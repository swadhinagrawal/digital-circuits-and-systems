==> flow/design.v <==
`timescale 100ns/100ns
module testbench();
	reg clk_1mhz, reset;
	reg [31:0] index;
	wire signed [15:0]  testbench_out;
	initial begin
		clk_1mhz = 1'b0;
		index  = 32'd0;
	end
	always begin
		#5
		clk_1mhz  = !clk_1mhz;
	end
	initial begin
		reset  = 1'b0;
		#100 
		reset  = 1'b1;
		#300
		reset  = 1'b0;
	end
	always @ (posedge clk_1mhz) begin
		index  <= index + 32'd1;
	end
DDS DUT   (.clock(clk_1mhz), 
        .reset(reset),
				.increment({18'h003C, 14'b0}), 
				.phase(8'd0),
				.sine_out(testbench_out));
endmodule
module DDS (clock, reset, increment, phase, sine_out);
input clock, reset;
input [31:0] increment ;
input [7:0]  phase;
output wire signed [15:0] sine_out;
reg [31:0] accumulator;
always@(posedge clock) begin
	if (reset) accumulator <= 0;
	else accumulator <= accumulator + increment  ;
end
sync_rom sineTable(clock, accumulator[31:24]+phase, sine_out);
endmodule
module sync_rom (clock, address, sine);
input clock;
input [7:0] address;
output [15:0] sine;
reg signed [15:0] sine;
always@(posedge clock)
begin
    case(address)
    		8'h00: sine = 16'h0000 ;
			8'h01: sine = 16'h0192 ;
			8'h02: sine = 16'h0323 ;
			8'h03: sine = 16'h04b5 ;
			8'h04: sine = 16'h0645 ;
			8'h05: sine = 16'h07d5 ;
			8'h06: sine = 16'h0963 ;
			8'h07: sine = 16'h0af0 ;
			8'h08: sine = 16'h0c7c ;
			8'h09: sine = 16'h0e05 ;
			8'h0a: sine = 16'h0f8c ;
			8'h0b: sine = 16'h1111 ;
			8'h0c: sine = 16'h1293 ;
			8'h0d: sine = 16'h1413 ;
			8'h0e: sine = 16'h158f ;
			8'h0f: sine = 16'h1708 ;
			8'h10: sine = 16'h187d ;
			8'h11: sine = 16'h19ef ;
			8'h12: sine = 16'h1b5c ;
			8'h13: sine = 16'h1cc5 ;
			8'h14: sine = 16'h1e2a ;
			8'h15: sine = 16'h1f8b ;
			8'h16: sine = 16'h20e6 ;
			8'h17: sine = 16'h223c ;
			8'h18: sine = 16'h238d ;
			8'h19: sine = 16'h24d9 ;
			8'h1a: sine = 16'h261f ;
			8'h1b: sine = 16'h275f ;
			8'h1c: sine = 16'h2899 ;
			8'h1d: sine = 16'h29cc ;
			8'h1e: sine = 16'h2afa ;
			8'h1f: sine = 16'h2c20 ;
			8'h20: sine = 16'h2d40 ;
			8'h21: sine = 16'h2e59 ;
			8'h22: sine = 16'h2f6b ;
			8'h23: sine = 16'h3075 ;
			8'h24: sine = 16'h3178 ;
			8'h25: sine = 16'h3273 ;
			8'h26: sine = 16'h3366 ;
			8'h27: sine = 16'h3452 ;
			8'h28: sine = 16'h3535 ;
			8'h29: sine = 16'h3611 ;
			8'h2a: sine = 16'h36e4 ;
			8'h2b: sine = 16'h37ae ;
			8'h2c: sine = 16'h3870 ;
			8'h2d: sine = 16'h3929 ;
			8'h2e: sine = 16'h39da ;
			8'h2f: sine = 16'h3a81 ;
			8'h30: sine = 16'h3b1f ;
			8'h31: sine = 16'h3bb5 ;
			8'h32: sine = 16'h3c41 ;
			8'h33: sine = 16'h3cc4 ;
			8'h34: sine = 16'h3d3d ;
			8'h35: sine = 16'h3dad ;
			8'h36: sine = 16'h3e14 ;
			8'h37: sine = 16'h3e70 ;
			8'h38: sine = 16'h3ec4 ;
			8'h39: sine = 16'h3f0d ;
			8'h3a: sine = 16'h3f4d ;
			8'h3b: sine = 16'h3f83 ;
			8'h3c: sine = 16'h3fb0 ;
			8'h3d: sine = 16'h3fd2 ;
			8'h3e: sine = 16'h3feb ;
			8'h3f: sine = 16'h3ffa ;
			8'h40: sine = 16'h3fff ;
			8'h41: sine = 16'h3ffa ;
			8'h42: sine = 16'h3feb ;
			8'h43: sine = 16'h3fd2 ;
			8'h44: sine = 16'h3fb0 ;
			8'h45: sine = 16'h3f83 ;
			8'h46: sine = 16'h3f4d ;
			8'h47: sine = 16'h3f0d ;
			8'h48: sine = 16'h3ec4 ;
			8'h49: sine = 16'h3e70 ;
			8'h4a: sine = 16'h3e14 ;
			8'h4b: sine = 16'h3dad ;
			8'h4c: sine = 16'h3d3d ;
			8'h4d: sine = 16'h3cc4 ;
			8'h4e: sine = 16'h3c41 ;
			8'h4f: sine = 16'h3bb5 ;
			8'h50: sine = 16'h3b1f ;
			8'h51: sine = 16'h3a81 ;
			8'h52: sine = 16'h39da ;
			8'h53: sine = 16'h3929 ;
			8'h54: sine = 16'h3870 ;
			8'h55: sine = 16'h37ae ;
			8'h56: sine = 16'h36e4 ;
			8'h57: sine = 16'h3611 ;
			8'h58: sine = 16'h3535 ;
			8'h59: sine = 16'h3452 ;
			8'h5a: sine = 16'h3366 ;
			8'h5b: sine = 16'h3273 ;
			8'h5c: sine = 16'h3178 ;
			8'h5d: sine = 16'h3075 ;
			8'h5e: sine = 16'h2f6b ;
			8'h5f: sine = 16'h2e59 ;
			8'h60: sine = 16'h2d40 ;
			8'h61: sine = 16'h2c20 ;
			8'h62: sine = 16'h2afa ;
			8'h63: sine = 16'h29cc ;
			8'h64: sine = 16'h2899 ;
			8'h65: sine = 16'h275f ;
			8'h66: sine = 16'h261f ;
			8'h67: sine = 16'h24d9 ;
			8'h68: sine = 16'h238d ;
			8'h69: sine = 16'h223c ;
			8'h6a: sine = 16'h20e6 ;
			8'h6b: sine = 16'h1f8b ;
			8'h6c: sine = 16'h1e2a ;
			8'h6d: sine = 16'h1cc5 ;
			8'h6e: sine = 16'h1b5c ;
			8'h6f: sine = 16'h19ef ;
			8'h70: sine = 16'h187d ;
			8'h71: sine = 16'h1708 ;
			8'h72: sine = 16'h158f ;
			8'h73: sine = 16'h1413 ;
			8'h74: sine = 16'h1293 ;
			8'h75: sine = 16'h1111 ;
			8'h76: sine = 16'h0f8c ;
			8'h77: sine = 16'h0e05 ;
			8'h78: sine = 16'h0c7c ;
			8'h79: sine = 16'h0af0 ;
			8'h7a: sine = 16'h0963 ;
			8'h7b: sine = 16'h07d5 ;
			8'h7c: sine = 16'h0645 ;
			8'h7d: sine = 16'h04b5 ;
			8'h7e: sine = 16'h0323 ;
			8'h7f: sine = 16'h0192 ;
			8'h80: sine = 16'h0000 ;
			8'h81: sine = 16'hfe6e ;
			8'h82: sine = 16'hfcdd ;
			8'h83: sine = 16'hfb4b ;
			8'h84: sine = 16'hf9bb ;
			8'h85: sine = 16'hf82b ;
			8'h86: sine = 16'hf69d ;
			8'h87: sine = 16'hf510 ;
			8'h88: sine = 16'hf384 ;
			8'h89: sine = 16'hf1fb ;
			8'h8a: sine = 16'hf074 ;
			8'h8b: sine = 16'heeef ;
			8'h8c: sine = 16'hed6d ;
			8'h8d: sine = 16'hebed ;
			8'h8e: sine = 16'hea71 ;
			8'h8f: sine = 16'he8f8 ;
			8'h90: sine = 16'he783 ;
			8'h91: sine = 16'he611 ;
			8'h92: sine = 16'he4a4 ;
			8'h93: sine = 16'he33b ;
			8'h94: sine = 16'he1d6 ;
			8'h95: sine = 16'he075 ;
			8'h96: sine = 16'hdf1a ;
			8'h97: sine = 16'hddc4 ;
			8'h98: sine = 16'hdc73 ;
			8'h99: sine = 16'hdb27 ;
			8'h9a: sine = 16'hd9e1 ;
			8'h9b: sine = 16'hd8a1 ;
			8'h9c: sine = 16'hd767 ;
			8'h9d: sine = 16'hd634 ;
			8'h9e: sine = 16'hd506 ;
			8'h9f: sine = 16'hd3e0 ;
			8'ha0: sine = 16'hd2c0 ;
			8'ha1: sine = 16'hd1a7 ;
			8'ha2: sine = 16'hd095 ;
			8'ha3: sine = 16'hcf8b ;
			8'ha4: sine = 16'hce88 ;
			8'ha5: sine = 16'hcd8d ;
			8'ha6: sine = 16'hcc9a ;
			8'ha7: sine = 16'hcbae ;
			8'ha8: sine = 16'hcacb ;
			8'ha9: sine = 16'hc9ef ;
			8'haa: sine = 16'hc91c ;
			8'hab: sine = 16'hc852 ;
			8'hac: sine = 16'hc790 ;
			8'had: sine = 16'hc6d7 ;
			8'hae: sine = 16'hc626 ;
			8'haf: sine = 16'hc57f ;
			8'hb0: sine = 16'hc4e1 ;
			8'hb1: sine = 16'hc44b ;
			8'hb2: sine = 16'hc3bf ;
			8'hb3: sine = 16'hc33c ;
			8'hb4: sine = 16'hc2c3 ;
			8'hb5: sine = 16'hc253 ;
			8'hb6: sine = 16'hc1ec ;
			8'hb7: sine = 16'hc190 ;
			8'hb8: sine = 16'hc13c ;
			8'hb9: sine = 16'hc0f3 ;
			8'hba: sine = 16'hc0b3 ;
			8'hbb: sine = 16'hc07d ;
			8'hbc: sine = 16'hc050 ;
			8'hbd: sine = 16'hc02e ;
			8'hbe: sine = 16'hc015 ;
			8'hbf: sine = 16'hc006 ;
			8'hc0: sine = 16'hc001 ;
			8'hc1: sine = 16'hc006 ;
			8'hc2: sine = 16'hc015 ;
			8'hc3: sine = 16'hc02e ;
			8'hc4: sine = 16'hc050 ;
			8'hc5: sine = 16'hc07d ;
			8'hc6: sine = 16'hc0b3 ;
			8'hc7: sine = 16'hc0f3 ;
			8'hc8: sine = 16'hc13c ;
			8'hc9: sine = 16'hc190 ;
			8'hca: sine = 16'hc1ec ;
			8'hcb: sine = 16'hc253 ;
			8'hcc: sine = 16'hc2c3 ;
			8'hcd: sine = 16'hc33c ;
			8'hce: sine = 16'hc3bf ;
			8'hcf: sine = 16'hc44b ;
			8'hd0: sine = 16'hc4e1 ;
			8'hd1: sine = 16'hc57f ;
			8'hd2: sine = 16'hc626 ;
			8'hd3: sine = 16'hc6d7 ;
			8'hd4: sine = 16'hc790 ;
			8'hd5: sine = 16'hc852 ;
			8'hd6: sine = 16'hc91c ;
			8'hd7: sine = 16'hc9ef ;
			8'hd8: sine = 16'hcacb ;
			8'hd9: sine = 16'hcbae ;
			8'hda: sine = 16'hcc9a ;
			8'hdb: sine = 16'hcd8d ;
			8'hdc: sine = 16'hce88 ;
			8'hdd: sine = 16'hcf8b ;
			8'hde: sine = 16'hd095 ;
			8'hdf: sine = 16'hd1a7 ;
			8'he0: sine = 16'hd2c0 ;
			8'he1: sine = 16'hd3e0 ;
			8'he2: sine = 16'hd506 ;
			8'he3: sine = 16'hd634 ;
			8'he4: sine = 16'hd767 ;
			8'he5: sine = 16'hd8a1 ;
			8'he6: sine = 16'hd9e1 ;
			8'he7: sine = 16'hdb27 ;
			8'he8: sine = 16'hdc73 ;
			8'he9: sine = 16'hddc4 ;
			8'hea: sine = 16'hdf1a ;
			8'heb: sine = 16'he075 ;
			8'hec: sine = 16'he1d6 ;
			8'hed: sine = 16'he33b ;
			8'hee: sine = 16'he4a4 ;
			8'hef: sine = 16'he611 ;
			8'hf0: sine = 16'he783 ;
			8'hf1: sine = 16'he8f8 ;
			8'hf2: sine = 16'hea71 ;
			8'hf3: sine = 16'hebed ;
			8'hf4: sine = 16'hed6d ;
			8'hf5: sine = 16'heeef ;
			8'hf6: sine = 16'hf074 ;
			8'hf7: sine = 16'hf1fb ;
			8'hf8: sine = 16'hf384 ;
			8'hf9: sine = 16'hf510 ;
			8'hfa: sine = 16'hf69d ;
			8'hfb: sine = 16'hf82b ;
			8'hfc: sine = 16'hf9bb ;
			8'hfd: sine = 16'hfb4b ;
			8'hfe: sine = 16'hfcdd ;
			8'hff: sine = 16'hfe6e ;
	endcase
end
endmodule
Tool chain data of DDS
What the tools print for DDS, step after step.
Line numbers count from 1 in the design file above.
Cell names lack the library's common part.
{ "inputs": {"top": "DDS", "clock": "clock", "cell_library": "sky130hd", "lib_corner": "tt_025C_1v80"} }

Elaborated design
Source: Yosys, flattened and elaborated, memories not mapped. Widths are those after wreduce; folded enables and synchronous resets count as part of the registers. Registers that Yosys merges into a memory's read port (data or address) are not register bits. Print and check cells do not count. Equal cells are merged and count once.
Yosys's memory passes give these memory sizes; they may raise the number of words (mostly to a power of two), join words into wider ones and drop unused or constant bits.
{ "op_classes": {"add_sub_neg": 2, "mul": 0, "div_mod_pow": 0, "compare": 0, "n_eq": 0, "shifts": 0, "muxes": 0, "n_logic": 0, "reduce_logical": 0} }
{ "op_table": {"columns": ["cell", "n"], "rows": [
  ["32-bit adder", 1],
  ["8-bit adder", 1]
]} }
{ "bits": {"ff_bits": 32, "latchBits": 0, "mem_bits_rw": 0, "rom_bits": 4096, "clocked_rd_ports_x_width": 16, "n_memories": 1, "in_bits": 42, "elab_cells": 4} }
{ "memory_table": {"columns": ["memory", "words", "width", "read_ports", "write_ports", "line", "text"], "rows": [
  ["(no name shown)", 256, 16, 1, 0, 49, "case(address)"]
]} }

Logic depth
Longest topological path by Yosys (ltp), each cell counted once; first at word level (registers and memories cut), then after technology mapping (sequential cells cut; the memories' decode and read muxes count).
{ "depth": {"word_depth": 1, "ABC_AREA": 0, "mapped_depth": 15, "mapped_depth_nobuf": 13} }

After synthesis
Yosys stat after the flow's synthesis: flattened, memories mapped to cells. It holds for the ABC_AREA given above (unset counts as 0); a run with the other value may have another netlist.
{ "types": {"columns": ["cell_type", "n"], "rows": [
  ["dfxtp_1", 47],
  ["ha_1", 50],
  ["a21oi_1", 116],
  ["o21ai_0", 83],
  ["nor2_1", 90],
  ["nand2_1", 79],
  ["nor3_1", 51],
  ["a211oi_1", 29],
  ["buf_2", 37],
  ["a21o_1", 23],
  ["clkbuf_1", 46],
  ["nand3_1", 27],
  ["xnor2_1", 14],
  ["o211ai_1", 15],
  ["a221oi_1", 12],
  ["a311oi_1", 12],
  ["a31oi_1", 16],
  ["a2111oi_0", 10]
]} }
Other cell types: 74; their cells: 272.
{ "mapped": {"stdcells": 1029, "synth_area_um2": 7181.9, "seq_area_um2": 940.9, "ff_cells": 47, "buffers": 94} }
By module: a second synthesis without flattening, with its own total; a netlist apart from the flattened one above.
{ "hier_totals": {"cells_unflattened": 1069, "hier_area_um2": 7387.1} }
Rows give one instance, submodules left out.
{ "modules": {"columns": ["mod", "instances", "n_cells", "area_um2"], "rows": [
  ["sync_rom", 1, 722, 4580.6],
  ["DDS", 1, 347, 2806.4]
]} }

Worst setup path after synthesis
OpenSTA on the mapped netlist: ideal clock, no wires. The path of least setup slack (recovery checks aside). Input and output delay are each 20% of the period. Register names are those of the netlist, which keeps one name where synthesis merged equal registers.
{ "synth_timing": {"path_type": "input port to flip-flop", "from": "input port phase[0]", "to": "register sineTable.sine[1]", "tclk_ns": 6.59, "input_delay_ns": 1.318, "setup_time_ns": 0.086, "arrival_time_ns": 4.406, "required_ns": 6.504, "slack_ns": 2.098, "delay_ns": 3.174, "driving_pins": 13, "path_buffers": 4, "period_less_setup_slack_ns": 4.492} }
"delay_ns" is the arrival time less input delay plus setup time.
"driving_pins" counts driving pins, that of a launching flip-flop among them; a cell with two outputs on the path counts twice.
"period_less_setup_slack_ns" is the clock period less the worst setup slack; recovery checks do not enter. This is arithmetic on one report: input and output delays are still those of the set period (20% each).
Between the ends stands the longest chain of elaborated cells between them, by number of cells; it is not shown to be the way that was timed. Of several equally long chains one is given.
A line is the first line of the expression or statement that the cell stems from. Yosys adds cells for indexed reads and writes and turns some case tables into memories.
At most two assigning lines are given for a register; there are more.
{ "synth_between": {"path_cell_list": "ha_1 inv_1 fa_1 clkinv_1 clkbuf_1 ha_1 clkbuf_1 clkbuf_1 clkbuf_1 a21oi_1 a2111oi_0 nor4_1 a211oi_1", "elab_chain_cells": 1, "cells_between": 1, "cone_lines": 1, "cone_classes": "1 x add/sub"} }
{ "synth_rtl": {"columns": ["element", "line", "text"], "rows": [
  ["start: declaration", 33, "input [7:0]  phase;"],
  ["8-bit adder", 40, "sync_rom sineTable(clock, accumulator[31:24]+phase, sine_out);"],
  ["end: assignment", 50, "8'h00: sine = 16'h0000 ;"],
  ["end: assignment", 51, "8'h01: sine = 16'h0192 ;"],
  ["end: declaration", 45, "output [15:0] sine;"]
]} }

Path in the finished layout
Path of least setup slack in the final report of run 1 (OpenROAD, finished layout, wires in). Where an end is a register, its clock arrival counts in the times.
{ "layout_timing": {"path_type": "input port to flip-flop", "from": "input port phase[0]", "to": "register sineTable.sine[7]", "tclk_ns": 3.25, "input_delay_ns": 0.65, "setup_time_ns": 0.10, "arrival_time_ns": 3.45, "required_ns": 3.48, "slack_ns": 0.03, "driving_pins": 15, "path_buffers": 4} }
Between the ends stands the longest chain of elaborated cells between them, by number of cells; it is not shown to be the way that was timed. Of several equally long chains one is given.
At most two assigning lines are given for a register; there are more.
{ "layout_between": {"path_cell_list": "clkbuf_2 ha_4 inv_1 fa_2 and2b_2 o22ai_4 buf_12 xnor2_4 buf_6 buf_4 o211ai_1 o211ai_1 a31oi_2 a22o_1 a21oi_1", "elab_chain_cells": 1, "cells_between": 1, "cone_lines": 1, "cone_classes": "1 x add/sub"} }
{ "layout_rtl": {"columns": ["element", "line", "text"], "rows": [
  ["start: declaration", 33, "input [7:0]  phase;"],
  ["8-bit adder", 40, "sync_rom sineTable(clock, accumulator[31:24]+phase, sine_out);"],
  ["end: assignment", 50, "8'h00: sine = 16'h0000 ;"],
  ["end: assignment", 51, "8'h01: sine = 16'h0192 ;"],
  ["end: declaration", 45, "output [15:0] sine;"]
]} }

# Flow runs of DDS

Measured data: module DDS, platform sky130hd, 2 stored runs of the flow under differing settings, order arbitrary. Input and output delays are each 20% of the period that was set; the output load is 0.01 pF.
"achieved clock period (ns)" = clock period - worst setup slack. The figure is calculated, with input and output delays left at 20% of the set period.
"worst setup path time (ns)" means the part of the period allowed to the worst setup path (the constraints hold back 20% at inputs and 20% at outputs) less its slack; where the path has registers, the arrival times of their clocks count too.

settings of run 1
{
  "period_ns": 3.25,
  "CAP_MARGIN": 20,
  "CORE_MARGIN": 2,
  "CORE_UTILIZATION": 40,
  "SLEW_MARGIN": 20
}
report of run 1
yosys chip area after synthesis (um^2): 7181.9
finish__design__die__area: 19042.6
finish__design__instance__area__stdcell: 11418.5
finish__design__instance__utilization: 0.6556
finish__timing__setup__ws: 0.033
finish__timing__setup__tns: 0.000
finish__timing__hold__ws: 0.599
achieved clock period (ns): 3.217
worst setup path time (ns): 2.57
worst setup path kind: input port to flip-flop

settings of run 2
{
  "period_ns": 3.18,
  "CORE_UTILIZATION": 71,
  "SETUP_SLACK_MARGIN": -0.26,
  "PLACE_DENSITY_LB_ADDON": 0.16,
  "CORE_ASPECT_RATIO": 0.63,
  "GPL_TIMING_DRIVEN": 0,
  "CAP_MARGIN": 30,
  "SLEW_MARGIN": 5,
  "MIN_ROUTING_LAYER": "met2",
  "MAX_ROUTING_LAYER": "met4",
  "CORE_MARGIN": 2
}
report of run 2: did not finish, route, GRT-0116
